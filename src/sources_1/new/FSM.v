==> flow/design.v <==
module FSM(
    input clk_div1,
    input fsm_reset,
    input fsm_input_user,  
    output reg [2:0] state = 3'b000,
    output reg [9:0] mover = 639,
    output reg [9:0] mover_dino = 380
);
    reg flag = 1;
    reg fsm_coll;
    reg[2:0] next_state;
    reg [17:0] counter_fsm = 0;
    parameter Idle = 3'b000;
    parameter Run = 3'b001;
    parameter MoveUp = 3'b010;
    parameter MoveDown = 3'b011;
    parameter Dead = 3'b100;
    wire ReachMax = (mover_dino <= 150);
    wire ReachMin = (mover_dino >= 380);
    always @(posedge clk_div1 or posedge fsm_reset) begin
        if (fsm_reset) begin
            state <= Idle;
            mover <= 639;
            mover_dino <= 380;
            counter_fsm <= 0;
            fsm_coll <= 0;
            flag <= 1;
            next_state <= Idle;
       end else begin
            if (counter_fsm < 195619) begin
                counter_fsm <= counter_fsm + 1;
            end else begin
                counter_fsm <= 0;
                if (((mover_dino + 50) < 438 && (mover_dino + 50) > 348) && (mover < 100 && (mover + 25) > 48))   
                    fsm_coll <= 1;   
                else
                    fsm_coll <= 0;
                state <= next_state;
                case (state)
                    Idle: begin
                        mover_dino <= 380;
                        mover <= 600;
                       next_state <= fsm_input_user ? Run : Idle;
                    end
                    Run: begin
                        mover_dino <= 380;
                        mover <= mover == 0 ? 639 : mover - 2;
                        if (fsm_coll)
                            next_state <= Dead;
                        else if (fsm_input_user)
                            next_state <= MoveUp;
                        else
                            next_state <= Run;
                    end
                    MoveUp: begin
                        mover_dino <= ReachMax ? mover_dino : mover_dino - 3;
                        mover <= mover == 0 ? 639 : mover - 2;
                        if (fsm_coll)
                            next_state <= Dead;
                        else if (ReachMax)
                            next_state <= MoveDown;
                        else
                            next_state <= MoveUp;
                    end
                    MoveDown: begin
                        mover_dino <= ReachMin ? mover_dino : mover_dino + 3;
                        mover <= mover == 0 ? 639 : mover - 2;
                        if (fsm_coll)
                            next_state <= Dead;
                        else if (ReachMin)
                            next_state <= Run;
                        else
                            next_state <= MoveDown;
                    end
                    Dead: begin
                        next_state <= fsm_input_user ? Idle : Dead;
                    end
                    default: next_state <= Idle;
                endcase
            end
        end
    end
endmodule
Reports on FSM
Tool output for the design above, in the order of the flow. Line numbers count from 1 in the design file above. The mark n/a stands for no value.

Top: FSM. Clock port: clk_div1. Standard-cell library: sky130hd. Library corner: tt_025C_1v80.

Word level
Counts by Yosys on the flattened word-level netlist (proc, flatten, opt, wreduce; memories kept). Register bits leave out memories and registers merged into their read ports (data or address). Print and check cells are left out. Cells with the same type and inputs are merged into one.

Register bits: 45. Under output and inout port bits stands 23.

Under $add $sub $neg stands 6. Under eq/ne operators stands 6. Reductions and logical operators: 11. The figure for order comparisons is 7. Under bitwise gates (word level) stands 1. For muxes and demuxes the number is 16.

Operators by type and width (number): < comparator 32 x 9 -> 1 bit (second input constant) (1); parallel mux 10 bit (select 3 bit) (1); 2-to-1 mux 10 bit (3); subtractor 10 x 2 -> 10 bit (second input constant) (2); parallel mux 10 bit (select 2 bit) (1); adder 18 x 1 -> 18 bit (second input constant) (1); < comparator 18 bit (second input constant) (1); 2-to-1 mux 18 bit (1); parallel mux 3 bit (select 5 bit) (1); 2-to-1 mux 3 bit (4); adder 10 x 5 -> 11 bit (second input constant) (1); adder 10 x 6 -> 11 bit (second input constant) (1); > comparator 11 x 6 -> 1 bit (second input constant) (1); > comparator 11 x 9 -> 1 bit (second input constant) (1); adder 10 x 2 -> 10 bit (second input constant) (1); < comparator 10 x 7 -> 1 bit (second input constant) (1); <= comparator 10 x 8 -> 1 bit (second input constant) (1); >= comparator 10 x 9 -> 1 bit (second input constant) (1); logical NOT 10 bit (1); equality test 3 x 2 -> 1 bit (second input constant) (2); inequality test 2 bit (second input constant) (2); AND reduction 4 bit (1); nonzero test 4 bit (1); 2-to-1 mux 2 bit (2); logical AND 1 bit (3); equality test 3 x 1 -> 1 bit (second input constant) (1); equality test 3 bit (second input constant) (1); logical NOT 3 bit (1).

Not listed: further kinds 6, cells in them 8.

Depth
Depth = most cells in a row (Yosys ltp): at word level without a register or memory, in the mapped netlist without a sequential cell, where the memories' decode and read muxes count.

The entry for word-level depth reads 5. ABC_AREA: 0. The figure for gate-level depth with buffers is 10. Under mapped depth without buffers stands 10.

Netlist
The flow's flattened synthesis, as Yosys stat reports it; memories are mapped. The netlist is that of the ABC_AREA named above (0 if unset); the other value can give another one. The area totals of this step are shown rounded.

The figure for cells in the netlist is 329. Under flip-flops stands 45. For cell area after synthesis the number is 2980 um^2. The entry for buffers reads 11.

Cell types: sky130_fd_sc_hd__dfrtp_1 (number 31, total area 775.744 um^2); sky130_fd_sc_hd__dfstp_2 (number 14, total area 367.853 um^2); sky130_fd_sc_hd__ha_1 (number 14, total area 175.168 um^2); sky130_fd_sc_hd__nor2_1 (number 46, total area 172.666 um^2); sky130_fd_sc_hd__xnor2_1 (number 16, total area 140.134 um^2); sky130_fd_sc_hd__xor2_1 (number 16, total area 140.134 um^2); sky130_fd_sc_hd__a21oi_1 (number 18, total area 90.086 um^2); sky130_fd_sc_hd__nand2_1 (number 22, total area 82.579 um^2); sky130_fd_sc_hd__inv_1 (number 15, total area 56.304 um^2); sky130_fd_sc_hd__nand3_1 (number 11, total area 55.053 um^2); sky130_fd_sc_hd__a31oi_1 (number 8, total area 50.048 um^2); sky130_fd_sc_hd__o21ai_0 (number 10, total area 50.048 um^2); sky130_fd_sc_hd__mux2_2 (number 4, total area 45.043 um^2); sky130_fd_sc_hd__nor3_1 (number 9, total area 45.043 um^2); sky130_fd_sc_hd__and3_1 (number 7, total area 43.792 um^2); sky130_fd_sc_hd__a211oi_1 (number 5, total area 37.536 um^2); sky130_fd_sc_hd__nor4_1 (number 6, total area 37.536 um^2); sky130_fd_sc_hd__nand4_1 (number 5, total area 31.28 um^2).

Other cell types: 38; their cells: 72.

Timing after synthesis
OpenSTA on the mapped netlist: ideal clock, no wires. The path of least setup slack (recovery checks aside). Input and output delay are each 20% of the period. Register names are those of the netlist, which keeps one name where synthesis merged equal registers.

Path type: reg-to-reg. Start: register state[0]. End: register mover_dino[9]. For slack the number is 1633 ps. For stages the number is 11. The figure for library setup time is 122 ps. Clock period: 4240 ps. Data required time: 4118 ps. The figure for data arrival time is 2486 ps. The figure for path delay is 2608 ps. Under synthesis period reached stands 2607 ps.

"path delay" = arrival - input delay + setup time. "stages": output pins that drive a net of the path, with the launching flip-flop's if there is one; two outputs of one cell count as two. "synthesis period reached" = period - worst setup slack (recovery checks aside). The figure is calculated, with input and output delays left at 20% of the set period. The rows between start and end are the longest chain of elaborated cells between them; the timing report does not say that the signal goes this way. Where chains are equally long, one stands for them. A line is the first line of the expression or statement that the cell stems from. Yosys adds cells for indexed reads and writes and turns some case tables into memories. A register here has more assigning lines than the two given.

Path through: sky130_fd_sc_hd__dfrtp_1 sky130_fd_sc_hd__nand2_1 sky130_fd_sc_hd__nor2_1 sky130_fd_sc_hd__inv_1 sky130_fd_sc_hd__ha_1 sky130_fd_sc_hd__o21ai_0 sky130_fd_sc_hd__or3_1 sky130_fd_sc_hd__a31oi_1 sky130_fd_sc_hd__nor3_1 sky130_fd_sc_hd__or2_2 sky130_fd_sc_hd__a32o_1. Cells in the longest elaborated chain: 4. Elaborated cells on any way between the ends: 10. The figure for source lines of those cells is 1. Those cells by class: 5 x eq/ne; 1 x mux; 4 x reduce/logical.

RTL lines, path post-synthesis: start: declaration (RTL line 5) `output reg [2:0] state = 3'b000,`; start: assignment (RTL line 22) `state <= Idle;`; start: assignment (RTL line 38) `state <= next_state;`; equality test 3 x 1 -> 1 bit (RTL line 39) `case (state)`; OR reduction 2 bit; nonzero test 3 bit; AND reduction 4 bit; end: assignment (RTL line 56) `mover_dino <= ReachMax ? mover_dino : mover_dino - 3;`; end: assignment (RTL line 66) `mover_dino <= ReachMin ? mover_dino : mover_dino + 3;`; end: declaration (RTL line 7) `output reg [9:0] mover_dino = 380`.

Path in the finished layout
From the final timing report of job 1: the path of least setup slack in the routed layout; clock arrival at registers is part of the times. The report prints the path's times to 10 ps; the period is as set.

Path type: reg-to-reg. Start: register state[1]. End: register mover_dino[9]. For stages the number is 11. For slack the number is -420 ps. Data required time: 2020 ps. The figure for data arrival time is 2440 ps. Clock period: 1840 ps. The figure for library setup time is 110 ps.

The rows between start and end are the longest chain of elaborated cells between them; the timing report does not say that the signal goes this way. Where chains are equally long, one stands for them. A register here has more assigning lines than the two given.

Path through: sky130_fd_sc_hd__dfrtp_1 sky130_fd_sc_hd__nand2_4 sky130_fd_sc_hd__nor2_4 sky130_fd_sc_hd__inv_6 sky130_fd_sc_hd__ha_4 sky130_fd_sc_hd__nand4_1 sky130_fd_sc_hd__or3_1 sky130_fd_sc_hd__a31oi_2 sky130_fd_sc_hd__nor3_1 sky130_fd_sc_hd__or2_4 sky130_fd_sc_hd__a32o_1. Cells in the longest elaborated chain: 4. Elaborated cells on any way between the ends: 10. The figure for source lines of those cells is 1. Those cells by class: 5 x eq/ne; 1 x mux; 4 x reduce/logical.

RTL lines, path post-layout: start: declaration (RTL line 5) `output reg [2:0] state = 3'b000,`; start: assignment (RTL line 22) `state <= Idle;`; start: assignment (RTL line 38) `state <= next_state;`; equality test 3 x 1 -> 1 bit (RTL line 39) `case (state)`; OR reduction 2 bit; nonzero test 3 bit; AND reduction 4 bit; end: assignment (RTL line 56) `mover_dino <= ReachMax ? mover_dino : mover_dino - 3;`; end: assignment (RTL line 66) `mover_dino <= ReachMin ? mover_dino : mover_dino + 3;`; end: declaration (RTL line 7) `output reg [9:0] mover_dino = 380`.

Flow measurements of FSM on sky130hd: 2 stored runs with different settings, listed in no order. Input and output delays are each 20% of the period that was set; the output load is 0.01 pF. By "clock period reached" is meant the clock period of the run minus its worst setup slack. This is arithmetic on one report: input and output delays are still those of the set period (20% each). By "time used up by the worst setup path" is meant the share of the clock period that the worst setup path is allowed (20% is reserved at inputs, 20% at outputs), minus its slack. Clock arrival times at its registers enter into it. "total power after layout" rests on the timing tool's default activity at the inputs, not on a simulated workload. "time used up by the worst setup path" is given in steps of 10 ps. Results are given in rounded form.

Files of job 1:
==> flow/run.sh <==
#!/bin/bash
# the make line also repeats the synthesis and layout settings of config.mk as NAME=value (left out here)
make -C /OpenROAD-flow-scripts/flow DESIGN_CONFIG=/design/flow/config.mk WORK_HOME=/design/flow/orfs CLKGATE_MAP_FILE= finish
==> flow/config.mk <==
export PLATFORM = sky130hd
export DESIGN_NAME = FSM
export DESIGN_NICKNAME = FSM
export VERILOG_FILES = /design/flow/design.v
export SDC_FILE = /design/flow/constraint.sdc
export NUM_CORES = 4
export LEC_CHECK = 0
export CAP_MARGIN = 20
export CORE_ASPECT_RATIO = 1.31
export CORE_MARGIN = 2
export CORE_UTILIZATION = 18
export CTS_CLUSTER_DIAMETER = 393
export MAX_ROUTING_LAYER = met4
export SETUP_SLACK_MARGIN = 0.13
export SLEW_MARGIN = 0
==> flow/constraint.sdc <==
create_clock -name core_clock -period 1.84 [get_ports {clk_div1}]
set_input_delay 0.3680 -clock core_clock [delete_from_list [all_inputs] [get_ports {clk_div1}]]
set_output_delay 0.3680 -clock core_clock [all_outputs]
set_load 0.01 [all_outputs]

Results of job 1. The mapped cell area after synthesis comes to 2980 um^2. The measured die area is 17600 um^2. The measured standard-cell area after layout is 5310 um^2. For the utilization after routing the run shows 0.329. The smallest setup slack reads -421 ps. The final setup TNS is -6540 ps. The total power after layout stands at 2.09 mW. For the clock period reached the run shows 2261 ps. For the time used up by the worst setup path the run shows 2260 ps. Worst setup path kind: reg-to-reg.

Files of job 2:
==> flow/run.sh <==
#!/bin/bash
# the make line also repeats the synthesis and layout settings of config.mk as NAME=value (left out here)
make -C /OpenROAD-flow-scripts/flow DESIGN_CONFIG=/design/flow/config.mk WORK_HOME=/design/flow/orfs CLKGATE_MAP_FILE= finish
==> flow/config.mk <==
export PLATFORM = sky130hd
export DESIGN_NAME = FSM
export DESIGN_NICKNAME = FSM
export VERILOG_FILES = /design/flow/design.v
export SDC_FILE = /design/flow/constraint.sdc
export NUM_CORES = 4
export LEC_CHECK = 0
export ABC_AREA = 1
export CAP_MARGIN = 20
export CELL_PAD_IN_SITES_GLOBAL_PLACEMENT = 3
export CORE_ASPECT_RATIO = 1.28
export CORE_MARGIN = 2
export CORE_UTILIZATION = 44
export MAX_ROUTING_LAYER = met5
export MIN_ROUTING_LAYER = met2
export PLACE_DENSITY = 0.64
export SLEW_MARGIN = 20
export TNS_END_PERCENT = 95
==> flow/constraint.sdc <==
create_clock -name core_clock -period 1.87 [get_ports {clk_div1}]
set_input_delay 0.3740 -clock core_clock [delete_from_list [all_inputs] [get_ports {clk_div1}]]
set_output_delay 0.3740 -clock core_clock [all_outputs]
set_load 0.01 [all_outputs]

Outcome of job 2: did not finish, placement stopped with GPL-0301.
